==> flow/design.v <==
module enemy_bullet(
    input frame_clk, 
    input [9:0] enemy_base_tl_x, enemy_base_tl_y,  
    output [9:0] enemy_bullet_x, enemy_bullet_y,
    output show_bullet
);
logic [9:0] enemy_base_x_center;
logic [9:0] enemy_base_y_center;
assign enemy_base_x_center = enemy_base_tl_x + 32;
assign enemy_base_y_center = enemy_base_tl_y + 36;
parameter [9:0] Ship_Center_X = 320;   
parameter [9:0] Ship_Center_Y = 240;   
logic shoot_bullet;
parameter [7:0] bullet_range = 8'd100;
logic [7:0] bullet_distance_traveled;
logic [1:0] shoot_l_or_r;
always_ff @(posedge frame_clk) begin
    if (shoot_bullet == 1'b0) begin
        if ((Ship_Center_X <= enemy_base_x_center + 100 && Ship_Center_X >= enemy_base_x_center - 100) && 
				(Ship_Center_Y <= enemy_base_y_center + 75 && Ship_Center_Y >= enemy_base_y_center - 75)) begin
            shoot_bullet <= 1'b1;
            show_bullet <= 1'b1;
            enemy_bullet_x <= enemy_base_x_center;
            enemy_bullet_y <= enemy_base_y_center;
        end
    end else begin
       shoot_l_or_r <= (enemy_base_x_center >= Ship_Center_X) ? 2'b10 : 2'b01;  
       enemy_bullet_y <= enemy_base_y_center;
       if (bullet_distance_traveled >= bullet_range) begin
            shoot_bullet <= 1'b0;
            show_bullet <= 1'b0;
            bullet_distance_traveled <= 0;
            enemy_bullet_x <= enemy_base_x_center;
       end else begin
            if (shoot_l_or_r == 2'b10) begin           
                enemy_bullet_x <= enemy_bullet_x - 2; 
                bullet_distance_traveled <= bullet_distance_traveled + 2;
            end
            else if (shoot_l_or_r == 2'b01) begin
                enemy_bullet_x <= enemy_bullet_x + 2; 
                bullet_distance_traveled <= bullet_distance_traveled + 2;
            end
       end
    end
end
endmodule   
======== Tool chain data of enemy_bullet ========
Tool output for the design above, in the order of the flow.
Line numbers count from 1 in the design file above.
Operators: Yosys type, input widths -> output width; for muxes data width and select width s.
Cell names lack the library's common part.
Not given: --
design
  top module .............................. enemy_bullet
  clock input ............................. frame_clk
  library ................................. sky130hd
  library corner .......................... tt_025C_1v80

======== Word level ========
Yosys after proc, flatten, opt, wreduce and memory -nomap, before mapping. Memory bits, and registers merged into a memory's read port (data or address), are not among the register bits. Print and check cells are not counted. Equal cells are merged and count once.
word-level totals
  output and inout bits ................... 21
  register bits after elaboration ......... 32
  input port bits ......................... 21
  elaborated cells ........................ 49
cells by class
  add/subtract/negate cells ............... 9
  reduce/logical cells .................... 8
  equality and inequality tests ........... 4
  multiplexer cells ....................... 16
  order comparisons ....................... 6
operators by type and width
  kind                   count
  $mux 10                7
  $ge 8x32->1 const A    1
  $ge 9x32->1 const A    1
  $add 10x7->11 const B  2
  $sub 10x7->11 const B  2
  $add 10x6->10 const B  2
  $mux 8                 2
  $le 8x11->1 const A    1
  $le 9x11->1 const A    1
  $add 10x2->10 const B  1
  $sub 10x2->10 const B  1
  $ge 10x9->1 const B    1
  $add 8x2->8 const B    1
  $ge 8x7->1 const B     1
  $reduce_and 2->1       3
  $mux 1                 6
  $ne 4x1->1 const B     1
  $logic_and 1x1->1      3
  $reduce_bool 3->1      1
  $eq 2x1->1 const B     1
  $ne 2x1->1 const B     1
  $eq 2x2->1 const B     1
  $reduce_bool 2->1      1
  $mux 2                 1

======== Depth ========
Yosys ltp: most cells in a row. Word level: on the elaborated netlist, between registers, memories and ports. Mapped: between sequential cells and ports; inverters and the memories' decode and read muxes count.
logic depth
  word-level depth ........................ 7
  ABC_AREA ................................ 0
  gate-level depth with buffers ........... 11
  depth with buffers taken out ............ 9

======== Synthesis result ========
Source: synth_stat.txt of the flow (Yosys; design flattened, memories mapped). It holds for the ABC_AREA given above (unset counts as 0); a run with the other value may have another netlist.
The area totals of this step are shown rounded.
synthesis totals
  buffers ................................. 12
  mapped flip-flops ....................... 31
  area of sequential cells ................ 921 um^2
  synthesis area .......................... 2,630 um^2
  cell count .............................. 282
cell types
  cell type  count  total area (um^2)
  edfxtp_1   30     900.864
  ha_1       23     287.776
  xnor2_1    12     105.101
  inv_1      23     86.333
  a21oi_1    17     85.082
  nor2_1     21     78.826
  nand2_1    19     71.318
  xor2_1     7      61.309
  o21ai_0    12     60.058
  nand3_1    10     50.048
  nor3_1     10     50.048
  a21o_1     6      45.043
  a211oi_1   5      37.536
  nor2b_1    6      37.536
  buf_4      4      30.029
  o211a_1    3      30.029
  o2111ai_4  1      26.275
  a31oi_1    4      25.024
Other cell types: 43; their cells: 69.

======== Path before layout ========
OpenSTA on the mapped netlist: ideal clock, no wires. The path of least setup slack (recovery checks aside). Input and output delay are each 20% of the period. Register names are those of the netlist, which keeps one name where synthesis merged equal registers.
timing post-synthesis
  path type ............................... input-to-reg
  from .................................... in enemy_base_tl_x[5]
  to ...................................... reg enemy_bullet_x[1]
  library setup time ...................... 0.377 ns
  delay of the path ....................... 2.578 ns
  period .................................. 4.78 ns
  arrival ................................. 3.157 ns
  driving pins on the path ................ 10
  path buffers ............................ 2
  setup slack ............................. 1.247 ns
  data required time ...................... 4.403 ns
  external input delay .................... 0.956 ns
  time at the first pin ................... 0.956 ns
  synthesis period reached ................ 3.533 ns
"delay of the path" = arrival - input delay + setup time.
"driving pins on the path" counts driving pins, that of a launching flip-flop among them; a cell with two outputs on the path counts twice.
"synthesis period reached" is the clock period less the worst setup slack; recovery checks do not enter. This is arithmetic on one report: input and output delays are still those of the set period (20% each).
The rows between start and end are the longest chain of elaborated cells between them; the timing report does not say that the signal goes this way. Where chains are equally long, one stands for them.
A line is the first line of the expression or statement that the cell stems from. Yosys adds cells for indexed reads and writes and turns some case tables into memories.
A register here has more assigning lines than the two given.
Only ways into the end's enable, where the timed path ends, are counted here.
between the ends, post-synthesis
  path through ............................ buf_4 > inv_1 > ha_1 > clkbuf_1 > o21ai_0 > or3b_2 > a22oi_1 > o41ai_2 > o2111ai_4 > o21bai_1
  cells in the longest elaborated chain ... 7
  elaborated cells between the ends (all ways) .. 9
  source lines of those cells ............. 2
  classes of those cells .................. 3 x add/sub; 2 x compare; 4 x reduce/logical
ends and longest elaborated chain, post-synthesis
  item                            RTL line  RTL
  start: declaration              3         input [9:0] enemy_base_tl_x, enemy_base_tl_y,
  $add 10x6->10                   9         assign enemy_base_x_center = enemy_base_tl_x + 32;
  $add 10x7->11                   19        if ((Ship_Center_X <= enemy_base_x_center + 100 && Ship_Center_X >= enemy_base_x_center - 100) &&
  $le 9x11->1                     19
  $logic_and 1x1->1 (2 in a row)  19
  $reduce_bool 2->1               --
  $reduce_and 2->1                --
  end: assignment                 23        enemy_bullet_x <= enemy_base_x_center;
  end: assignment                 33        enemy_bullet_x <= enemy_base_x_center;
  end: declaration                4         output [9:0] enemy_bullet_x, enemy_bullet_y,

======== Worst path after layout ========
Path of least setup slack in the final report of flow run A (OpenROAD, finished layout, wires in). Where an end is a register, its clock arrival counts in the times.
timing after layout
  path type ............................... input-to-reg
  from .................................... in enemy_base_tl_y[2]
  to ...................................... reg enemy_bullet_x[1]
  arrival ................................. 4.12 ns
  period .................................. 5.19 ns
  library setup time ...................... 0.36 ns
  setup slack ............................. 0.98 ns
  time at the first pin ................... 1.04 ns
  path buffers ............................ 3
  driving pins on the path ................ 12
  external input delay .................... 1.04 ns
  data required time ...................... 5.10 ns
A register here has more assigning lines than the two given.
Only ways into the end's enable, where the timed path ends, are counted here.
between the ends, after layout
  path through ............................ clkdlybuf4s50_1 > buf_2 > inv_1 > ha_1 > clkbuf_1 > or3_1 > a211oi_1 > a311oi_1 > a21oi_1 > o221ai_2 > o2111ai_4 > o21bai_2
  elaborated cells between the ends (all ways) .. 9
  source lines of those cells ............. 3
  classes of those cells .................. 3 x add/sub; 2 x compare; 4 x reduce/logical
ends and longest elaborated chain, after layout
  item                RTL line  RTL
  start: declaration  3         input [9:0] enemy_base_tl_x, enemy_base_tl_y,
  end: assignment     23        enemy_bullet_x <= enemy_base_x_center;
  end: assignment     33        enemy_bullet_x <= enemy_base_x_center;
  end: declaration    4         output [9:0] enemy_bullet_x, enemy_bullet_y,
No chain of elaborated cells between the ends is given.
Nets of the timed path that keep an RTL name, with a line that drives or declares them; the list need not be complete.
nets with RTL names, path after layout
  net                     RTL line  RTL
  enemy_base_y_center[2]  10        assign enemy_base_y_center = enemy_base_tl_y + 36;
  enemy_base_y_center[3]  10

Measured results for enemy_bullet: 2 stored runs of the Yosys and OpenROAD flow on sky130hd. The settings differ; the order carries no meaning. The constraints put input and output delay at 20% of the set period each and load the outputs with 0.01 pF.
By "clock period achieved" is meant the clock period of the run minus its worst setup slack. This is arithmetic on one report: input and output delays are still those of the set period (20% each).
"critical setup path time": the worst setup path's part of the clock period (all of it between registers, 20% less for each end at a port) less its slack. A launch clock that arrives late makes it longer, a capture clock that arrives late makes it shorter.
"total power of the final layout": no workload was simulated; the value follows from the tool's default switching activity.
Measured values are rounded.

---- flow run A ----
settings
  period_ns = 5.19
  CORE_UTILIZATION = 34
  CORE_MARGIN = 9
  CELL_PAD_IN_SITES_GLOBAL_PLACEMENT = 3
  ABC_AREA = 0
  GPL_TIMING_DRIVEN = 0
  SLEW_MARGIN = 35
  MAX_ROUTING_LAYER = met4
  CAP_MARGIN = 20
results
  critical setup path time ................ 3.17 ns
  critical path kind ...................... input-to-reg
  total power of the final layout ......... 0.730 mW
  standard-cell area of the final layout .. 3,230 um^2
  setup slack of the critical path ........ 0.979 ns
  clock period achieved ................... 4.211 ns
  worst hold slack after layout ........... 0.531 ns
  chip area after synthesis (Yosys) ....... 2,630 um^2
  total negative setup slack .............. 0.000 ns
  utilization after routing ............... 43.9%
  area of the die ......................... 11,200 um^2

---- flow run B ----
settings
  period_ns = 3.22
  CORE_UTILIZATION = 16
  CAP_MARGIN = 20
  CORE_MARGIN = 2
  SLEW_MARGIN = 20
results
  worst hold slack after layout ........... 0.570 ns
  area of the die ......................... 17,500 um^2
  clock period achieved ................... 3.090 ns
  critical setup path time ................ 2.45 ns
  critical path kind ...................... input-to-reg
  total power of the final layout ......... 1.50 mW
  total negative setup slack .............. 0.000 ns
  utilization after routing ............... 23.7%
  setup slack of the critical path ........ 0.130 ns
  chip area after synthesis (Yosys) ....... 2,630 um^2
  standard-cell area of the final layout .. 3,790 um^2
