==> flow/design.v <==
module bullet (
    input logic shoot_bullet,
    frame_clk,
    vga_clk,
    input logic [3:0] direction,   
    output logic [9:0] x_pos_bullet_1,
    y_pos_bullet_1,
    x_pos_bullet_2,
    y_pos_bullet_2,
    output logic exists
);
  parameter [6:0] bullet_range = 7'd120;
  logic [6:0] bullet_distance_traveled, y_offset, x_offset, change_x, change_y;
  parameter [9:0] Ship_Center_X = 320;   
  parameter [9:0] Ship_Center_Y = 240;   
  logic shoot_left_right;
  always_ff @(posedge frame_clk) begin
    if (shoot_bullet) begin
      bullet_distance_traveled <= 7'd0;
      exists <= 1'b1;
      x_pos_bullet_1 <= Ship_Center_X;
      y_pos_bullet_1 <= Ship_Center_Y;
      x_pos_bullet_2 <= Ship_Center_X;
      y_pos_bullet_2 <= Ship_Center_Y;
      y_offset <= 0;
      x_offset <= 0;
      change_x <= 0;
      change_y <= 0;
      if (direction == 4'b1000 || direction == 4'b0100) begin   
        shoot_left_right <= 1'b0;
      end else begin   
        shoot_left_right <= 1'b1;
      end
    end else if (exists) begin
      if (bullet_distance_traveled >= bullet_range) begin
        exists <= 1'b0;
        bullet_distance_traveled <= 0;
      end else begin
        bullet_distance_traveled <= bullet_distance_traveled + 2;
        if (shoot_left_right == 1'b1) begin   
          x_offset <= x_offset + 2;
          x_pos_bullet_1 <= (Ship_Center_X + x_offset);
          x_pos_bullet_2 <= (Ship_Center_X - x_offset);
          if (direction == 4'b1000) begin   
            change_y <= (change_y + 1);
            change_x <= 0;
            y_pos_bullet_1 <= (Ship_Center_Y + change_y);
            y_pos_bullet_2 <= (Ship_Center_Y + change_y);
          end else if (direction == 4'b0100) begin
            change_y <= (change_y + 1);
            change_x <= 0;
            y_pos_bullet_1 <= (Ship_Center_Y - change_y);
            y_pos_bullet_2 <= (Ship_Center_Y - change_y);
          end else begin
            y_offset <= 0;
            y_pos_bullet_1 <= (Ship_Center_Y);
            y_pos_bullet_2 <= (Ship_Center_Y);
          end
        end else begin
          y_offset <= y_offset + 2;
          y_pos_bullet_1 <= (Ship_Center_Y + y_offset);
          y_pos_bullet_2 <= (Ship_Center_Y - y_offset);
          if (direction == 4'b0010) begin   
            change_x <= (change_x + 1);
            change_y <= 0;
            x_pos_bullet_1 <= (Ship_Center_X  - change_x);
            x_pos_bullet_2 <= (Ship_Center_X  - change_x);
          end else if (direction == 4'b0001) begin
            change_x <= (change_x + 1);
            change_y <= 0;
            x_pos_bullet_1 <= (Ship_Center_X  + change_x);
            x_pos_bullet_2 <= (Ship_Center_X  + change_x);
          end else begin
            x_offset <= 0;
            x_pos_bullet_1 <= (Ship_Center_X );
            x_pos_bullet_2 <= (Ship_Center_X );
          end
        end
      end
    end
  end
endmodule
# ---- Reports on bullet
# Tool output for the design above, in the order of the flow.
# Line numbers count from 1 in the design file above.
# Cell names lack the library's common part.
# The mark -- stands for no value.
dict set report design {
  top {bullet}
  clk_port {frame_clk}
  lib {sky130hd}
  corner {tt_025C_1v80}
}

# ---- Elaborated design
# Source: Yosys, flattened and elaborated, memories not mapped. Widths are those after wreduce. Registers that Yosys merges into a memory's read port (data or address) are not register bits. Print and check cells do not count. Equal cells are merged and count once.
dict set report word_totals {
  ff_bits 77
  input_bits 7
  wordCells 69
}
dict set report classes {
  n_addsub 13
  cmp 1
  eq_ne 9
  mux 28
  logic 1
  n_reduce_logical 6
}
# op n
set op_table {}
lappend op_table {{7-bit two-way mux} 17}
lappend op_table {{10-bit two-way mux} 8}
lappend op_table {{7-bit by 2-bit adder with 7-bit output with constant B} 3}
lappend op_table {{9-bit by 7-bit adder with 10-bit output with constant A} 2}
lappend op_table {{9-bit by 7-bit subtractor with 10-bit output with constant A} 2}
lappend op_table {{8-bit by 7-bit adder with 9-bit output with constant A} 2}
lappend op_table {{8-bit by 7-bit subtractor with 9-bit output with constant A} 2}
lappend op_table {{7-bit by 1-bit adder with 7-bit output with constant B} 2}
lappend op_table {{4-bit AND reduction} 3}
lappend op_table {{2-bit inequality test with constant B} 4}
lappend op_table {{7-bit greater-or-equal comparator with constant B} 1}
lappend op_table {{4-bit by 1-bit == test with 1-bit output with constant B} 1}
lappend op_table {{4-bit by 2-bit == test with 1-bit output with constant B} 1}
lappend op_table {{4-bit by 3-bit == test with 1-bit output with constant B} 1}
lappend op_table {{4-bit == test with constant B} 1}
lappend op_table {{3-bit by 1-bit inequality test with 1-bit output with constant B} 1}
lappend op_table {{3-bit nonzero test} 1}
lappend op_table {{1-bit two-way mux} 3}
lappend op_table {{2-bit AND reduction} 1}
lappend op_table {{1-bit logical OR} 1}
lappend op_table {{1-bit inverter} 1}

# ---- Logic depth
# Depth = most cells in a row (Yosys ltp): at word level without a register or memory, in the mapped netlist without a sequential cell, where the memories' decode and read muxes count.
dict set report logic_depth {
  depth_word 4
  ABC_AREA 0
  mapped_depth 7
  ltp_nobuf 7
}

# ---- Mapped cells and area
# The flow's flattened synthesis, as Yosys stat reports it; memories are mapped. The netlist is that of the ABC_AREA named above (0 if unset); the other value can give another one.
# The area totals of this step are shown rounded.
dict set report synth_totals {
  mapped_cells 481
  yosys_area_um2 3920
  seq_area_um2 1330
  ff_cells 66
}
# type n area_total_um2
set by_type {}
lappend by_type {dfxtp_1 65 1.3E+03}
lappend by_type {ha_1 19 237.728}
lappend by_type {a21oi_1 42 210.202}
lappend by_type {nand2_1 37 138.883}
lappend by_type {nor2_1 36 135.13}
lappend by_type {nand3_1 22 110.106}
lappend by_type {nor3_1 21 105.101}
lappend by_type {xnor2_1 10 87.584}
lappend by_type {clkbuf_1 23 86.333}
lappend by_type {inv_1 23 86.333}
lappend by_type {o21ai_0 17 85.082}
lappend by_type {a211oi_1 9 67.565}
lappend by_type {buf_4 9 67.565}
lappend by_type {a311oi_1 7 61.309}
lappend by_type {o31ai_1 8 60.058}
lappend by_type {or4_1 8 60.058}
lappend by_type {nand4_1 8 50.048}
lappend by_type {buf_2 9 45.043}
# Not listed: further types 52, cells in them 108.

# ---- Timing after synthesis
# Source: OpenSTA report_checks on the synthesized netlist (no wires, ideal clock, input and output delay 20% of the period each), path of least setup slack; recovery checks are left aside. Register names are those of the netlist, which keeps one name where synthesis merged equal registers.
dict set report synth_path {
  kind {input-to-reg}
  startpoint {in direction[3]}
  endpoint {reg change_y[4]}
  tclk_ps 2230
  input_delay_ps 446
  setup_ps 117
  launch_ps 446
  arrival_time_ps 1651
  t_required_ps 2113
  setup_slack_ps 461
  path_delay_ps 1322
  path_stages 7
  path_buffers 3
  period_less_setup_slack_ps 1769
}
# "path_delay_ps" is the arrival time less input delay plus setup time.
# "path_stages" counts driving pins, that of a launching flip-flop among them; a cell with two outputs on the path counts twice.
# "period_less_setup_slack_ps" = period - worst setup slack (recovery checks aside). The figure is calculated, with input and output delays left at 20% of the set period.
# Between the ends stands the longest chain of elaborated cells between them, by number of cells; it is not shown to be the way that was timed. Of several equally long chains one is given.
# A line is the first line of the expression or statement that the cell stems from. Yosys adds cells for indexed reads and writes and turns some case tables into memories.
# At most two assigning lines are given for a register; there are more.
dict set report synth_via {
  cell_sequence {buf_2 or3_1 buf_2 a21oi_2 buf_4 nor2_1 a32o_1}
  elab_chain_cells 4
}
# element line
set synth_rtl {}
lappend synth_rtl {{start: declaration} 5} ;# input logic [3:0] direction,
lappend synth_rtl {{4-bit by 1-bit == test with 1-bit output} 68} ;# end else if (direction == 4'b0001) begin
lappend synth_rtl {{7-bit two-way mux} 68}
lappend synth_rtl {{7-bit two-way mux} 63} ;# if (direction == 4'b0010) begin
lappend synth_rtl {{7-bit two-way mux} 40} ;# if (shoot_left_right == 1'b1) begin
lappend synth_rtl {{end: assignment} 45} ;# change_y <= (change_y + 1);
lappend synth_rtl {{end: assignment} 50} ;# change_y <= (change_y + 1);
lappend synth_rtl {{end: declaration} 13} ;# logic [6:0] bullet_distance_traveled, y_offset, x_offset, change_x, change_y;

# ---- Timing after layout
# From the final timing report of flow run A: the path of least setup slack in the routed layout; clock arrival at registers is part of the times.
# The path's times are printed in steps of 10 ps; the period is the one set.
dict set report layout_path {
  kind {reg-to-reg}
  startpoint {reg shoot_left_right}
  endpoint {reg x_offset[6]}
  tclk_ps 1290
  setup_ps 90
  launch_ps 360
  arrival_time_ps 2080
  t_required_ps 1560
  setup_slack_ps -520
  path_stages 7
  path_buffers 2
}
# Between the ends stands the longest chain of elaborated cells between them, by number of cells; it is not shown to be the way that was timed. Of several equally long chains one is given.
# At most two assigning lines are given for a register; there are more.
dict set report layout_via {
  cell_sequence {edfxtp_1 buf_6 nor3_4 buf_4 nand2_1 a311o_1 nor3_1}
  elab_chain_cells 2
}
# element line
set layout_rtl {}
lappend layout_rtl {{start: declaration} 16} ;# logic shoot_left_right;
lappend layout_rtl {{start: assignment} 30} ;# shoot_left_right <= 1'b0;
lappend layout_rtl {{start: assignment} 32} ;# shoot_left_right <= 1'b1;
lappend layout_rtl {{2-bit inequality test} --}
lappend layout_rtl {{4-bit AND reduction} --}
lappend layout_rtl {{end: assignment} 26} ;# x_offset <= 0;
lappend layout_rtl {{end: assignment} 41} ;# x_offset <= x_offset + 2;
lappend layout_rtl {{end: declaration} 13} ;# logic [6:0] bullet_distance_traveled, y_offset, x_offset, change_x, change_y;

Add stored flow runs of bullet

Top module bullet; platform sky130hd; tools Yosys and OpenROAD; 2 stored runs in no particular order. Input and output delays are each 20% of the period that was set; the output load is 0.01 pF.
"period_less_ws_ps" is the run's clock period less its worst setup slack. It is reckoned from that one timing run; input and output delays stay at 20% of the period that was set.
By "worstPathTime_ps" is meant the share of the clock period that the worst setup path is allowed (20% is reserved at inputs, 20% at outputs), minus its slack. Clock arrival times at its registers enter into it.
"design_power_mw" rests on the timing tool's default activity at the inputs, not on a simulated workload.
"worstPathTime_ps" is given in steps of 10 ps.
Results are given in rounded form.

[flow] flow run A: files
==> flow/run.sh <==
#!/bin/bash
# the make line also repeats the synthesis and layout settings of config.mk as NAME=value (left out here)
make -C /OpenROAD-flow-scripts/flow DESIGN_CONFIG=/design/flow/config.mk WORK_HOME=/design/flow/orfs CLKGATE_MAP_FILE= finish
==> flow/config.mk <==
export PLATFORM = sky130hd
export DESIGN_NAME = bullet
export DESIGN_NICKNAME = bullet
export VERILOG_FILES = /design/flow/design.v
export SDC_FILE = /design/flow/constraint.sdc
export NUM_CORES = 4
export LEC_CHECK = 0
export CAP_MARGIN = 20
export CORE_MARGIN = 2
export CORE_UTILIZATION = 43
export GPL_TIMING_DRIVEN = 1
export PLACE_DENSITY_LB_ADDON = 0.12
export SLEW_MARGIN = 25
==> flow/constraint.sdc <==
create_clock -name core_clock -period 1.29 [get_ports {frame_clk}]
set_input_delay 0.2580 -clock core_clock [delete_from_list [all_inputs] [get_ports {frame_clk}]]
set_output_delay 0.2580 -clock core_clock [all_outputs]
set_load 0.01 [all_outputs]

[flow] flow run A: metrics
[metrics] worst_hold_slack_ps = 144
[metrics] fin_util_pct = 76.5
[metrics] post_synth_area_um2 = 3920
[metrics] period_less_ws_ps = 1809
[metrics] design_power_mw = 5.18
[metrics] ws_setup_ps = -519
[metrics] design_die_area_um2 = 9900
[metrics] cell_area_final_um2 = 6700
[metrics] final_setup_tns_ps = -20000
[metrics] worstPathTime_ps = 1810
[metrics] critical_path_kind = reg-to-reg

[flow] flow run B: files
==> flow/run.sh <==
#!/bin/bash
# the make line also repeats the synthesis and layout settings of config.mk as NAME=value (left out here)
make -C /OpenROAD-flow-scripts/flow DESIGN_CONFIG=/design/flow/config.mk WORK_HOME=/design/flow/orfs CLKGATE_MAP_FILE= finish
==> flow/config.mk <==
export PLATFORM = sky130hd
export DESIGN_NAME = bullet
export DESIGN_NICKNAME = bullet
export VERILOG_FILES = /design/flow/design.v
export SDC_FILE = /design/flow/constraint.sdc
export NUM_CORES = 4
export LEC_CHECK = 0
export CAP_MARGIN = 20
export CELL_PAD_IN_SITES_DETAIL_PLACEMENT = 1
export CELL_PAD_IN_SITES_GLOBAL_PLACEMENT = 3
export CORE_ASPECT_RATIO = 0.9
export CORE_MARGIN = 2
export CORE_UTILIZATION = 31
export CTS_CLUSTER_SIZE = 94
export GPL_ROUTABILITY_DRIVEN = 0
export MIN_ROUTING_LAYER = met2
export PLACE_DENSITY = 0.85
export SETUP_SLACK_MARGIN = 0.21
export SLEW_MARGIN = 35
==> flow/constraint.sdc <==
create_clock -name core_clock -period 1.12 [get_ports {frame_clk}]
set_input_delay 0.2240 -clock core_clock [delete_from_list [all_inputs] [get_ports {frame_clk}]]
set_output_delay 0.2240 -clock core_clock [all_outputs]
set_load 0.01 [all_outputs]

[flow] flow run B: metrics
[metrics] period_less_ws_ps = 1848
[metrics] cell_area_final_um2 = 7060
[metrics] fin_util_pct = 57.8
[metrics] worstPathTime_ps = 1850
[metrics] critical_path_kind = reg-to-reg
[metrics] ws_setup_ps = -728
[metrics] worst_hold_slack_ps = 337
[metrics] design_power_mw = 6.33
[metrics] final_setup_tns_ps = -35800
[metrics] post_synth_area_um2 = 3920
[metrics] design_die_area_um2 = 13600
